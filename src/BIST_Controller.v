==> flow/design.v <==
`timescale 1ns / 1ps
module bist (
    input  wire       clk,
    input  wire       rst,
    input  wire       testmode,
    input  wire [3:0] in,
    output wire [3:0] out,
    output reg        fault_detected
);
    wire       complete;
    wire [3:0] mux_out;
    wire [3:0] lfsr_out;
    wire [3:0] cut_out;
    wire [3:0] misr_out;
    parameter [3:0] golden_signature = 4'b0100;
    LFSR lfsr_inst (
        .clk(clk),
        .rst(rst),
        .enable(testmode),
        .lfsr_out(lfsr_out),
        .complete(complete)
    );
    MUX mux_inst (
        .a(in),
        .b(lfsr_out),
        .sel(testmode),
        .out(mux_out)
    );
    CUT cut_inst (
        .a(mux_out[3]),
        .b(mux_out[2]),
        .c(mux_out[1]),
        .d(mux_out[0]),
        .y1(cut_out[3]),
        .y2(cut_out[2]),
        .y3(cut_out[1]),
        .y4(cut_out[0])
    );
    assign out = cut_out;
    MISR misr_inst (
        .clk(clk),
        .reset(rst),
        .data_in(cut_out),
        .enable(testmode),
        .q(misr_out)
    );
    always @(posedge clk or posedge rst) begin
        if (rst) begin
            fault_detected <= 1'b0;
        end else if (testmode) begin
            if (complete) begin
                fault_detected <= (misr_out != golden_signature);
            end else begin
                fault_detected <= 1'b0;
            end
        end else begin
            fault_detected <= 1'b0;
        end
    end
endmodule
module LFSR (
    input  wire       clk,
    input  wire       rst,
    input  wire       enable,
    output reg [3:0]  lfsr_out,
    output reg        complete
);
    reg  [3:0] count;
    wire feedback;
    assign feedback = lfsr_out[0] ^ lfsr_out[3];
    always @(posedge clk or posedge rst) begin
        if (rst) begin
            lfsr_out <= 4'hF;
            count    <= 4'b0000;
            complete <= 1'b0;
        end 
        else if (enable) begin
            lfsr_out <= {lfsr_out[2:0], feedback};
            count    <= count + 1;
            if (count == 4'b1111) 
                complete <= 1'b1;
            else
                complete <= 1'b0;
        end
    end
endmodule
module MUX (
    input  wire [3:0] a,
    input  wire [3:0] b,
    input  wire       sel,
    output wire [3:0] out
);
    assign out = sel ? b : a;
endmodule
module CUT (
    input  wire a, b, c, d,
    output wire y1, y2, y3, y4
);
    wire f1, f2, f3, f4, f5, f6, f7, f8, f9, f10; 
    and  G1(f1, a, b);
    xor  G2(f3, f1, b);
    or   G3(f2, c, d);
    nor  G4(f4, f1, f3);
    not  G5(f5, f2);
    xor  G6(f7, f5, f2);
    nand G7(f6, f5, b);
    and  G8(f8, f4, f6);
    or   G9(f9, f7, f6);
    and  G10(f10, f8, f9);
    nor  G11(y1, f1, f8);
    and  G12(y2, f10, f8);
    nand G13(y3, f10, f7);
    not  G14(y4, f7);
endmodule
module MISR (
    input        clk,
    input        reset,
    input  [3:0] data_in,
    input        enable,
    output reg [3:0] q
);
    reg feedback;
    always @(posedge clk or posedge reset) begin
        if (reset) begin
            q <= 4'b0;
        end 
        else if (enable) begin
            feedback = q[3] ^ data_in[3];
            q[3] <= q[2] ^ data_in[2];
            q[2] <= q[1] ^ data_in[1];
            q[1] <= q[0] ^ data_in[0] ^ feedback;
            q[0] <= feedback;
        end
    end
endmodule
== Step by step through the tools: bist ==
The steps from the RTL of bist to its reports follow in flow order.
Line numbers count from 1 in the design file above.
Library cell names are shortened.
Not given: -

* Top module: bist
* Clock: clk
* Library: sky130hd
* Corner: tt_025C_1v80

== Elaborated design ==
Yosys after proc, flatten, opt, wreduce and memory -nomap, before mapping. Enables and synchronous resets that opt folds into registers are not counted as muxes. Memory bits, and registers merged into a memory's read port (data or address), are not among the register bits. Print and check cells are not counted. Equal cells are merged and count once.

* Register bits after elaboration: 14
* Input port bits: 7
* Output and inout port bits: 5
* Cells after elaboration: 39

* Add/sub/neg operators: 1
* Equality and inequality tests: 2
* Multiplexer cells: 4
* Bitwise logic cells: 24

{| class="wikitable"
|+ Operators by type and width
! kind !! count
|-
| bitwise XOR 1 bit || 8
|-
| AND 1 bit || 6
|-
| NOT 1 bit || 6
|-
| OR 1 bit || 4
|-
| adder 4 x 1 -> 4 bit with constant B || 1
|-
| inequality test 4 x 3 -> 1 bit with constant B || 1
|-
| == test 4 bit with constant B || 1
|-
| two-way mux 4 bit || 1
|-
| two-way mux 1 bit || 3
|}

== Longest topological paths ==
Depth = most cells in a row (Yosys ltp): at word level without a register or memory, in the mapped netlist without a sequential cell, where the memories' decode and read muxes count.

* Word-level depth: 10
* ABC_AREA: 0
* Mapped depth: 5
* Gate-level depth less buffers: 3

== After synthesis ==
Yosys stat after the flow's synthesis: flattened, memories mapped to cells. It holds for the ABC_AREA given above (unset counts as 0); a run with the other value may have another netlist.
The area totals of this step are shown rounded.

* Mapped cells: 59
* Mapped area: 662 µm²
* Sequential part of the area: 355 µm²
* Mapped flip-flops: 14
* Buffer cells: 6

{| class="wikitable"
|+ Cells by type
! cell !! count !! total area (µm²)
|-
| dfrtp_1 || 10 || 250.24
|-
| dfstp_2 || 4 || 105.101
|-
| xnor2_1 || 8 || 70.067
|-
| mux2_2 || 4 || 45.043
|-
| buf_4 || 4 || 30.029
|-
| nand2_1 || 6 || 22.522
|-
| inv_1 || 4 || 15.014
|-
| mux2_4 || 1 || 15.014
|-
| o21ai_0 || 3 || 15.014
|-
| ha_1 || 1 || 12.512
|-
| nand4_1 || 2 || 12.512
|-
| nor2_1 || 3 || 11.261
|-
| a21oi_1 || 2 || 10.01
|-
| and2b_4 || 1 || 10.01
|-
| buf_2 || 2 || 10.01
|-
| nor4b_1 || 1 || 8.758
|-
| xor2_1 || 1 || 8.758
|-
| nand2b_1 || 1 || 6.256
|-
| conb_1 || 1 || 3.754
|}

The figures by module come from a second, unflattened synthesis with its own total; it is not the netlist above.

* Cells (unflattened synthesis): 59
* Area (unflattened synthesis): 692 µm²

Each row is one instance without its submodules.

{| class="wikitable"
|+ Modules
! module !! instances !! cells !! area (µm²) !! sequential area (µm²)
|-
| LFSR || 1 || 26 || 382 || 230
|-
| MISR || 1 || 19 || 186 || 100
|-
| bist || 1 || 5 || 51.3 || 25.0
|-
| MUX || 1 || 4 || 45.0 || 0.0
|-
| CUT || 1 || 5 || 27.5 || 0.0
|}

== Path before layout ==
OpenSTA on the mapped netlist: ideal clock, no wires. The path of least setup slack (recovery checks aside). Input and output delay are each 20% of the period. Register names are those of the netlist, which keeps one name where synthesis merged equal registers.

* Path type: input to output
* Start point: in testmode
* End point: out out[3]
* Clock period: 1,810 ps
* Input delay: 362 ps
* External output delay: 362 ps
* Launch time at the first pin: 362 ps
* Data arrival time: 991 ps
* Data required time: 1,448 ps
* Slack: 457 ps
* Path delay: 629 ps
* Stages: 5
* Buffers on the path: 3
* Synthesis period reached: 1,353 ps

"path delay" is the arrival time less input delay plus setup time.
At an output port there is no setup time.
"stages": output pins that drive a net of the path, with the launching flip-flop's if there is one; two outputs of one cell count as two.
"synthesis period reached" is the clock period less the worst setup slack; recovery checks do not enter. This is arithmetic on one report: input and output delays are still those of the set period (20% each).
The rows between start and end are the longest chain of elaborated cells between them; the timing report does not say that the signal goes this way. Where chains are equally long, one stands for them.
A line is the first line of the expression or statement that the cell stems from. Yosys adds cells for indexed reads and writes and turns some case tables into memories.

* Cells stage by stage: buf_2 > buf_2 > nand2_1 > o21ai_0 > buf_4
* Cells in the longest elaborated chain: 8
* Elaborated cells between the ends (all ways): 12
* Source lines of those cells: 9
* Those cells by class: 1 x mux; 11 x logic

{| class="wikitable"
|+ RTL lines, path post-synthesis
! what !! RTL line !! source
|-
| start, declared || 5 || <nowiki>input  wire       testmode,</nowiki>
|-
| two-way mux 4 bit || 93 || <nowiki>assign out = sel ? b : a;</nowiki>
|-
| AND 1 bit || 100 || <nowiki>and  G1(f1, a, b);</nowiki>
|-
| bitwise XOR 1 bit || 101 || <nowiki>xor  G2(f3, f1, b);</nowiki>
|-
| OR 1 bit || 103 || <nowiki>nor  G4(f4, f1, f3);</nowiki>
|-
| NOT 1 bit || 103 ||
|-
| AND 1 bit || 107 || <nowiki>and  G8(f8, f4, f6);</nowiki>
|-
| OR 1 bit || 110 || <nowiki>nor  G11(y1, f1, f8);</nowiki>
|-
| NOT 1 bit || 110 ||
|-
| end, declared || 7 || <nowiki>output wire [3:0] out,</nowiki>
|}

Some nets on the timed path still bear RTL names; the line given drives or declares the net.

{| class="wikitable"
|+ Nets with RTL names, path post-synthesis
! signal !! RTL line
|-
| cut_inst.y1 || 110
|}

== Timing after layout ==
Path of least setup slack in the final report of flow run 1 (OpenROAD, finished layout, wires in). Where an end is a register, its clock arrival counts in the times.
The report prints the path's times to 10 ps; the period is as set.

* Path type: register to output
* Start point: reg lfsr_inst.lfsr_out[2]
* End point: out out[1]
* Clock period: 1,090 ps
* External output delay: 220 ps
* Launch time at the first pin: 300 ps
* Data arrival time: 1,310 ps
* Data required time: 870 ps
* Slack: -440 ps
* Stages: 6
* Buffers on the path: 3

The rows between start and end are the longest chain of elaborated cells between them; the timing report does not say that the signal goes this way. Where chains are equally long, one stands for them.

* Cells stage by stage: dfstp_2 > buf_6 > nand2_4 > nand2_4 > buf_6 > buf_6
* Cells in the longest elaborated chain: 9
* Elaborated cells between the ends (all ways): 12
* Source lines of those cells: 9
* Those cells by class: 1 x mux; 11 x logic

{| class="wikitable"
|+ RTL lines, path after layout
! what !! RTL line !! source
|-
| start, declared || 65 || <nowiki>output reg [3:0]  lfsr_out,</nowiki>
|-
| start, assigned || 73 || <nowiki>lfsr_out <= 4'hF;</nowiki>
|-
| start, assigned || 78 || <nowiki>lfsr_out <= {lfsr_out[2:0], feedback};</nowiki>
|-
| two-way mux 4 bit || 93 || <nowiki>assign out = sel ? b : a;</nowiki>
|-
| AND 1 bit || 100 || <nowiki>and  G1(f1, a, b);</nowiki>
|-
| bitwise XOR 1 bit || 101 || <nowiki>xor  G2(f3, f1, b);</nowiki>
|-
| OR 1 bit || 103 || <nowiki>nor  G4(f4, f1, f3);</nowiki>
|-
| NOT 1 bit || 103 ||
|-
| AND 1 bit || 107 || <nowiki>and  G8(f8, f4, f6);</nowiki>
|-
| AND 1 bit || 109 || <nowiki>and  G10(f10, f8, f9);</nowiki>
|-
| AND 1 bit || 112 || <nowiki>nand G13(y3, f10, f7);</nowiki>
|-
| NOT 1 bit || 112 ||
|-
| end, declared || 7 || <nowiki>output wire [3:0] out,</nowiki>
|}

Some nets on the timed path still bear RTL names; the line given drives or declares the net.

{| class="wikitable"
|+ Nets with RTL names, path after layout
! signal !! RTL line
|-
| cut_inst.y3 || 112
|}

--- measured runs ---
2 stored runs of bist in the flow (synthesis by Yosys, layout by OpenROAD, sky130hd cells), in arbitrary order. Constraints: input delay and output delay 20% of the set period each, output load 0.01 pF.
"achieved clock period" means the clock period less the worst setup slack. The figure is calculated, with input and output delays left at 20% of the set period.
"worst setup path time" = time allowed to the worst setup path (clock period - input delay - output delay, where it has them) - its slack; a late launch clock adds to it, a late capture clock takes from it.
By "power" is meant OpenSTA's value without simulated activity: inputs other than the clock are taken to toggle once in ten clock periods, and the tool carries that through the logic.
"worst setup path time" is known to 10 ps.
The results are shown rounded.

Flow run 1
==> flow/run.sh <==
#!/bin/bash
# the make line also repeats the synthesis and layout settings of config.mk as NAME=value (left out here)
make -C /OpenROAD-flow-scripts/flow DESIGN_CONFIG=/design/flow/config.mk WORK_HOME=/design/flow/orfs CLKGATE_MAP_FILE= finish
==> flow/config.mk <==
export PLATFORM = sky130hd
export DESIGN_NAME = bist
export DESIGN_NICKNAME = bist
export VERILOG_FILES = /design/flow/design.v
export SDC_FILE = /design/flow/constraint.sdc
export NUM_CORES = 4
export LEC_CHECK = 0
export CAP_MARGIN = 5
export CELL_PAD_IN_SITES_DETAIL_PLACEMENT = 2
export CELL_PAD_IN_SITES_GLOBAL_PLACEMENT = 3
export CORE_MARGIN = 2
export CORE_UTILIZATION = 41
export CTS_CLUSTER_DIAMETER = 240
export GPL_TIMING_DRIVEN = 0
export MAX_ROUTING_LAYER = met4
export MIN_ROUTING_LAYER = met2
export PLACE_DENSITY_LB_ADDON = 0.1
export SLEW_MARGIN = 5
export TNS_END_PERCENT = 100
==> flow/constraint.sdc <==
create_clock -name core_clock -period 1.09 [get_ports {clk}]
set_input_delay 0.2180 -clock core_clock [delete_from_list [all_inputs] [get_ports {clk}]]
set_output_delay 0.2180 -clock core_clock [all_outputs]
set_load 0.01 [all_outputs]

==> results of flow run 1 <==
chip area after synthesis (Yosys): 662 µm²
die area: 1,950 µm²
standard-cell area of the final layout: 938 µm²
utilization: 62.3%
worst setup slack after layout: -437 ps
total negative slack: -2,150 ps
power: 2,850 µW
achieved clock period: 1,527 ps
worst setup path time: 1,310 ps
worst setup path kind: register to output

Flow run 2
==> flow/run.sh <==
#!/bin/bash
# the make line also repeats the synthesis and layout settings of config.mk as NAME=value (left out here)
make -C /OpenROAD-flow-scripts/flow DESIGN_CONFIG=/design/flow/config.mk WORK_HOME=/design/flow/orfs CLKGATE_MAP_FILE= finish
==> flow/config.mk <==
export PLATFORM = sky130hd
export DESIGN_NAME = bist
export DESIGN_NICKNAME = bist
export VERILOG_FILES = /design/flow/design.v
export SDC_FILE = /design/flow/constraint.sdc
export NUM_CORES = 4
export LEC_CHECK = 0
export ABC_AREA = 0
export CAP_MARGIN = 20
export CELL_PAD_IN_SITES_GLOBAL_PLACEMENT = 0
export CORE_MARGIN = 2
export CORE_UTILIZATION = 19
export CTS_CLUSTER_DIAMETER = 195
export GPL_TIMING_DRIVEN = 0
export PLACE_DENSITY_LB_ADDON = 0.01
export SETUP_SLACK_MARGIN = 0.42
export SLEW_MARGIN = 20
export TNS_END_PERCENT = 100
==> flow/constraint.sdc <==
create_clock -name core_clock -period 1.51 [get_ports {clk}]
set_input_delay 0.3020 -clock core_clock [delete_from_list [all_inputs] [get_ports {clk}]]
set_output_delay 0.3020 -clock core_clock [all_outputs]
set_load 0.01 [all_outputs]

==> results of flow run 2 <==
chip area after synthesis (Yosys): 662 µm²
die area: 3,970 µm²
standard-cell area of the final layout: 1,020 µm²
utilization: 30.6%
worst setup slack after layout: -112 ps
total negative slack: -177 ps
power: 1,980 µW
achieved clock period: 1,622 ps
worst setup path time: 1,320 ps
worst setup path kind: register to output
--- end ---
